==> flow/design.v <==
module alu #( parameter
	data_width = 32
)(
	input                                   clk,
	input               [data_width - 1:0]  A,
	input               [data_width - 1:0]  B,
	input               [3:0]               op,
	output              [data_width - 1:0]  R,
	output                                  flag);
reg [data_width -1 :0]      reg_R  = 'h0;                
always@(posedge clk) begin
    case (op)        
            4'h0: reg_R   <= (A - B);
            4'h1: reg_R   <= (A + B);
            4'h2: reg_R[data_width - 1:0]   <= ~(A & B);
            4'h3: reg_R[data_width - 1:0]   <= (A & B);
            4'h4: reg_R[data_width - 1:0]   <= (A | B);
            4'h5: reg_R[data_width - 1:0]   <= ~(A | B);
            4'h6: reg_R[data_width - 1:0]   <= (A ^ B);
            4'h7: reg_R[data_width - 1:0]   <= ~A;
            4'h8: reg_R[data_width - 1:0]   <= ~B;
            4'h9: reg_R   <= B + 1;
            4'ha: reg_R   <= A + 1;
            4'hb: reg_R   <= A - 1;
            4'hc: reg_R   <= B - 1;
            4'hd: reg_R[data_width - 1:0]   <= A << 1;     
            4'he: reg_R[data_width - 1:0]   <= A >> 1;     
            4'hf: reg_R[data_width - 1:0]   <= 'b0;  
            default: reg_R[data_width - 1:0]   <= 'b0;
    endcase
end
assign R    = reg_R;
assign flag = 1'b0;  
endmodule
module ps02 #( parameter
	data_width = 32
)(
	input                               clk, 
	input                               rst,
	output        [data_width - 1:0]    R,
	output                              flag
);
	wire      [data_width - 1:0]      A;
	wire      [data_width - 1:0]      B;
	wire      [3:0]                   op;
ps02_siggen #(
        .data_width(data_width)
    ) name_of_unit (
        .clk(clk),
        .rst(rst),
        .A(A),
        .B(B),
        .op(op)
);
alu #(
        .data_width(data_width)
    ) name_of_alu_unit (
        .clk(clk),
        .A(A),
        .B(B),
        .op(op),
        .R(R),
        .flag(flag)
);
endmodule
module ps02_siggen #( parameter
	data_width = 32
)(
	input                       clk,
	input                       rst,
	output [data_width - 1:0]   A,
	output [data_width - 1:0]   B,
	output  [3:0]               op);
	reg [3:0]  op_cnt = 'h0;
    reg [data_width - 1:0]   reg_A = 'h0;
    reg [data_width - 1:0]   reg_B = 'h0;
always@* begin
    case(op_cnt)
        4'h0: reg_A <= -'d15;  
		4'h1: reg_A <= -'d14;  
		4'h2: reg_A <= 'h0000DEAD;  
		4'h3: reg_A <= 'h0000BEEF;  
		4'h4: reg_A <= 'h0000ABCD;  
		4'h5: reg_A <= 'h0000EFAD;  
		4'h6: reg_A <= 'h00001279;  
		4'h7: reg_A <= 'h00000310;  
		4'h8: reg_A <= 'h00003010;  
		4'h9: reg_A <= -'d1; 
		4'hA: reg_A <= 'd0; 
		4'hb: reg_A <= 'd0; 
		4'hc: reg_A <= 'd0; 
		4'hd: reg_A <= 'h00000F0F; 
		4'he: reg_A <= 'h00000000; 
		4'hf: reg_A <= 'h00001234; 
    endcase
    case(op_cnt)
        4'h0: reg_B <= 'd37;  
		4'h1: reg_B <= -'d999;  
		4'h2: reg_B <= 'h00001221;  
		4'h3: reg_B <= 'h00000FF0;  
		4'h4: reg_B <= 'h0000F00F;  
		4'h5: reg_B <= 'h00008754;  
		4'h6: reg_B <= 'h0000ADBF;  
		4'h7: reg_B <= 'h0000FECD;  
		4'h8: reg_B <= 'h0000CCDC;  
		4'h9: reg_B <= 'd0; 
		4'ha: reg_B <= -'d1; 
		4'hb: reg_B <= 'd0; 
		4'hc: reg_B <= 'd0; 
		4'hd: reg_B <= 'h0000F0F0; 
		4'he: reg_B <= 'h0000ABAB; 
		4'hf: reg_B <= 'h00004321;  
    endcase
end
assign	A = reg_A;
assign	B = reg_B;
assign  op = op_cnt;
always@(posedge clk)
	begin
			if (rst == 1)  
				op_cnt <= 'b0;  
			else
				op_cnt <= op_cnt + 1;
	end 
endmodule
## Tool chain data of ps02

What the tools print for ps02, step after step.
Line numbers count from 1 in the design file above.
Cell names lack the library's common part.
Not given: n/a

| set-up | value |
|---|---|
| design top | ps02 |
| clock input | clk |
| cell library | sky130hd |
| library corner | tt_025C_1v80 |

## Word-level counts

Counts by Yosys on the flattened word-level netlist (proc, flatten, opt, wreduce; memories kept). Register bits leave out memories and registers merged into their read ports (data or address); mux counts leave out enables and synchronous resets folded into registers. Print and check cells are left out.
Yosys's memory passes give these memory sizes; they may raise the number of words (mostly to a power of two), join words into wider ones and drop unused or constant bits.

| operators by class | value |
|---|---|
| add/subtract/negate cells | 7 |
| equal/unequal tests | 15 |
| muxes and demuxes | 1 |
| bitwise gates (word level) | 7 |
| reduce/logical cells | 1 |

Operator list:

| kind | count |
|---|---|
| 32-bit parallel mux with 16-bit select | 1 |
| 32-bit NOT | 4 |
| 32-bit by 1-bit adder with 32-bit output with constant B | 2 |
| 32-bit by 1-bit subtractor with 32-bit output with constant B | 2 |
| 32-bit adder | 1 |
| 32-bit subtractor | 1 |
| 32-bit AND | 1 |
| 32-bit OR | 1 |
| 32-bit bitwise XOR | 1 |
| 4-bit == test with constant B | 8 |
| 4-bit by 3-bit == test with 1-bit output with constant B | 4 |
| 4-bit by 2-bit == test with 1-bit output with constant B | 2 |
| 4-bit by 1-bit adder with 4-bit output with constant B | 1 |
| 4-bit by 1-bit == test with 1-bit output with constant B | 1 |
| 4-bit zero test | 1 |

| storage and ports | value |
|---|---|
| bits in registers | 36 |
| bits in read-only memories | 1024 |
| memories kept | 2 |
| output and inout port bits | 33 |
| elaborated cells | 35 |

Memory list:

| name | depth | bits a word | read ports | wr ports | RTL line | RTL |
|---|---|---|---|---|---|---|
| (no name shown) | 16 | 32 | 1 | 0 | 78 | `case(op_cnt)` |
| (no name shown) | 16 | 32 | 1 | 0 | 96 | `case(op_cnt)` |

## Longest topological paths

Longest topological path by Yosys (ltp), each cell counted once; first at word level (registers and memories cut), then after technology mapping (sequential cells cut; the memories' decode and read muxes count).

| depth | value |
|---|---|
| word-level depth | 3 |
| ABC_AREA | 1 |
| mapped depth | 26 |
| gate-level depth less buffers | 26 |

## Synthesis result

Yosys stat after the flow's synthesis: flattened, memories mapped to cells. It holds for the ABC_AREA given above (unset counts as 0); a run with the other value may have another netlist.
Totals and module areas in this step are rounded.

| synthesis totals | value |
|---|---|
| cells in the netlist | 1171 |
| mapped area | 0.006723 mm² |
| area of sequential cells | 0.0007207 mm² |
| flip-flop cells | 36 |
| buffer cells | 23 |

Cells by type:

| type | count | area in all (µm²) |
|---|---|---|
| nand2_1 | 334 | 1.25E+03 |
| ha_1 | 96 | 1.2E+03 |
| dfxtp_1 | 36 | 720.691 |
| inv_1 | 181 | 679.402 |
| nand3_1 | 96 | 480.461 |
| o21ai_0 | 84 | 420.403 |
| a21oi_1 | 81 | 405.389 |
| nor2_1 | 97 | 364.099 |
| nand4_1 | 14 | 87.584 |
| a31oi_1 | 11 | 68.816 |
| buf_6 | 6 | 67.565 |
| nor3_1 | 13 | 65.062 |
| o2111ai_1 | 7 | 61.309 |
| xor2_1 | 7 | 61.309 |
| nand2_2 | 9 | 56.304 |
| nor2_4 | 4 | 45.043 |
| o211ai_1 | 6 | 45.043 |
| o21bai_1 | 6 | 45.043 |

Not listed: further types 34, cells in them 83.

## Worst setup path after synthesis

Source: OpenSTA report_checks on the synthesized netlist (no wires, ideal clock, input and output delay 20% of the period each), path of least setup slack; recovery checks are left aside. Register names are those of the netlist, which keeps one name where synthesis merged equal registers.

| timing after synthesis | value |
|---|---|
| path kind | register -> register |
| from | register name_of_unit.op_cnt[1] |
| to | register name_of_alu_unit.reg_R[30] |
| clock period | 5.89 ns |
| time at the first pin | 0.000 ns |
| arrival | 3.062 ns |
| slack | 2.696 ns |
| delay of the path | 3.194 ns |
| driving pins on the path | 22 |
| path buffers | 0 |
| synthesis period reached | 3.194 ns |

"delay of the path" = arrival - input delay + setup time.
"driving pins on the path": output pins that drive a net of the path, with the launching flip-flop's if there is one; two outputs of one cell count as two.
"synthesis period reached" is the clock period less the worst setup slack; recovery checks do not enter. This is arithmetic on one report: input and output delays are still those of the set period (20% each).
Between the ends stands the longest chain of elaborated cells between them, by number of cells; it is not shown to be the way that was timed. Of several equally long chains one is given.
Each line given opens the expression or statement behind the cell; cells for indexed reads and writes are added by Yosys, which also makes memories of some case tables.
The chain passes a memory read, where the word-level depth is cut; so it can be longer than that depth.
At most two assigning lines are given for a register; there are more.

| between the ends, after synthesis | value |
|---|---|
| cells stage by stage | dfxtp_1 -> inv_1 -> ha_1 -> nand2_2 -> inv_1 -> a21oi_1 -> ha_1 -> a21oi_1 -> inv_1 -> fa_1 -> inv_1 -> nand3_1 -> nand3_1 -> nand2_1 -> nand2_1 -> nand2_1 -> nand2_1 -> nand2_1 -> nand2_1 -> nand2_1 -> nand3_1 -> nand3_1 |
| cells in the longest elaborated chain | 4 |
| elaborated cells on any way between the ends | 32 |
| classes of those cells | add/sub: 6; eq/ne: 15; mux: 1; logic: 7; reduce/logical: 1; memory: 2 |

RTL lines, path after synthesis:

| element | RTL line | RTL |
|---|---|---|
| start, declared | 74 | `reg [3:0] op_cnt = 'h0;` |
| start, assigned | 121 | `op_cnt <= 'b0;` |
| start, assigned | 123 | `op_cnt <= op_cnt + 1;` |
| memory 16 x 32 bit | 78 | `case(op_cnt)` |
| 32-bit OR | 18 | `4'h5: reg_R[data_width - 1:0]   <= ~(A \| B);` |
| 32-bit NOT | 18 |  |
| 32-bit parallel mux with 16-bit select | 12 | `case (op)` |
| end, assigned | 13 | `4'h0: reg_R   <= (A - B);` |
| end, assigned | 14 | `4'h1: reg_R   <= (A + B);` |
| end, declared | 10 | `reg [data_width -1 :0]      reg_R  = 'h0;` |

## Worst path after layout

Path of least setup slack in the final report of record 1 (OpenROAD, finished layout, wires in). Where an end is a register, its clock arrival counts in the times.

| timing after layout | value |
|---|---|
| path kind | register -> register |
| from | register name_of_unit.op_cnt[0] |
| to | register name_of_alu_unit.reg_R[18] |
| clock period | 3.28 ns |
| time at the first pin | 0.30 ns |
| arrival | 3.38 ns |
| slack | 0.09 ns |
| driving pins on the path | 20 |
| path buffers | 3 |

Between the ends stands the longest chain of elaborated cells between them, by number of cells; it is not shown to be the way that was timed. Of several equally long chains one is given.
The chain passes a memory read, where the word-level depth is cut; so it can be longer than that depth.
At most two assigning lines are given for a register; there are more.

| between the ends, after layout | value |
|---|---|
| cells stage by stage | dfxtp_4 -> buf_6 -> ha_4 -> nand2_8 -> nor2_4 -> clkinvlp_4 -> buf_6 -> buf_4 -> o21ai_2 -> inv_2 -> ha_4 -> inv_1 -> nor3_1 -> nand4_1 -> nand2_2 -> nand3_2 -> nand2_1 -> nand2_1 -> nand3_1 -> nand3_1 |
| cells in the longest elaborated chain | 4 |
| elaborated cells on any way between the ends | 32 |
| classes of those cells | add/sub: 6; eq/ne: 15; mux: 1; logic: 7; reduce/logical: 1; memory: 2 |

RTL lines, path after layout:

| element | RTL line | RTL |
|---|---|---|
| start, declared | 74 | `reg [3:0] op_cnt = 'h0;` |
| start, assigned | 121 | `op_cnt <= 'b0;` |
| start, assigned | 123 | `op_cnt <= op_cnt + 1;` |
| memory 16 x 32 bit | 78 | `case(op_cnt)` |
| 32-bit OR | 18 | `4'h5: reg_R[data_width - 1:0]   <= ~(A \| B);` |
| 32-bit NOT | 18 |  |
| 32-bit parallel mux with 16-bit select | 12 | `case (op)` |
| end, assigned | 13 | `4'h0: reg_R   <= (A - B);` |
| end, assigned | 14 | `4'h1: reg_R   <= (A + B);` |
| end, declared | 10 | `reg [data_width -1 :0]      reg_R  = 'h0;` |

Measured results for ps02: 2 stored runs of the Yosys and OpenROAD flow on sky130hd. The settings differ; the order carries no meaning. The constraints put input and output delay at 20% of the set period each and load the outputs with 0.01 pF.
"period reached" is the run's clock period less its worst setup slack. It is reckoned from that one timing run; input and output delays stay at 20% of the period that was set.
By "worst path time" is meant the share of the clock period that the worst setup path is allowed (20% is reserved at inputs, 20% at outputs), minus its slack. Clock arrival times at its registers enter into it.
By "total power after layout" is meant OpenSTA's value without simulated activity: inputs other than the clock are taken to toggle once in ten clock periods, and the tool carries that through the logic.
Values from the reports are rounded here.
Among the settings, n/a means not set for that run.

| setting or result | record 1 | record 2 |
|---|---|---|
| period_ns | 3.28 | 6.07 |
| CORE_UTILIZATION | 39 | 20 |
| SETUP_SLACK_MARGIN | 0.16 | 0.1 |
| PLACE_DENSITY_LB_ADDON | 0.18 | 0.14 |
| CORE_ASPECT_RATIO | 1.07 | n/a |
| CORE_MARGIN | 6 | 2 |
| CELL_PAD_IN_SITES_GLOBAL_PLACEMENT | 2 | n/a |
| ABC_AREA | 1 | n/a |
| GPL_TIMING_DRIVEN | 0 | n/a |
| CTS_CLUSTER_DIAMETER | 315 | n/a |
| CAP_MARGIN | 10 | 20 |
| MAX_ROUTING_LAYER | met5 | n/a |
| SLEW_MARGIN | 20 | 15 |
| TNS_END_PERCENT | n/a | 15 |
| GPL_ROUTABILITY_DRIVEN | n/a | 0 |
| overall die area (mm²) | 0.02053 | 0.0331 |
| standard-cell area after routing (mm²) | 0.009668 | 0.007337 |
| summed negative setup slack (ns) | 0.000 | 0.000 |
| worst path time (ns) | 3.19 | 5.34 |
| class of the worst setup path | register -> register | register -> register |
| period reached (ns) | 3.191 | 5.339 |
| total power after layout (uW) | 4783 | 2052 |
| setup slack of the worst path (ns) | 0.089 | 0.731 |
| worst hold slack (ns) | 0.610 | 0.726 |
| area of the synthesized netlist (mm²) | 0.006723 | 0.006332 |
| utilization after routing (%) | 57.6 | 23.4 |
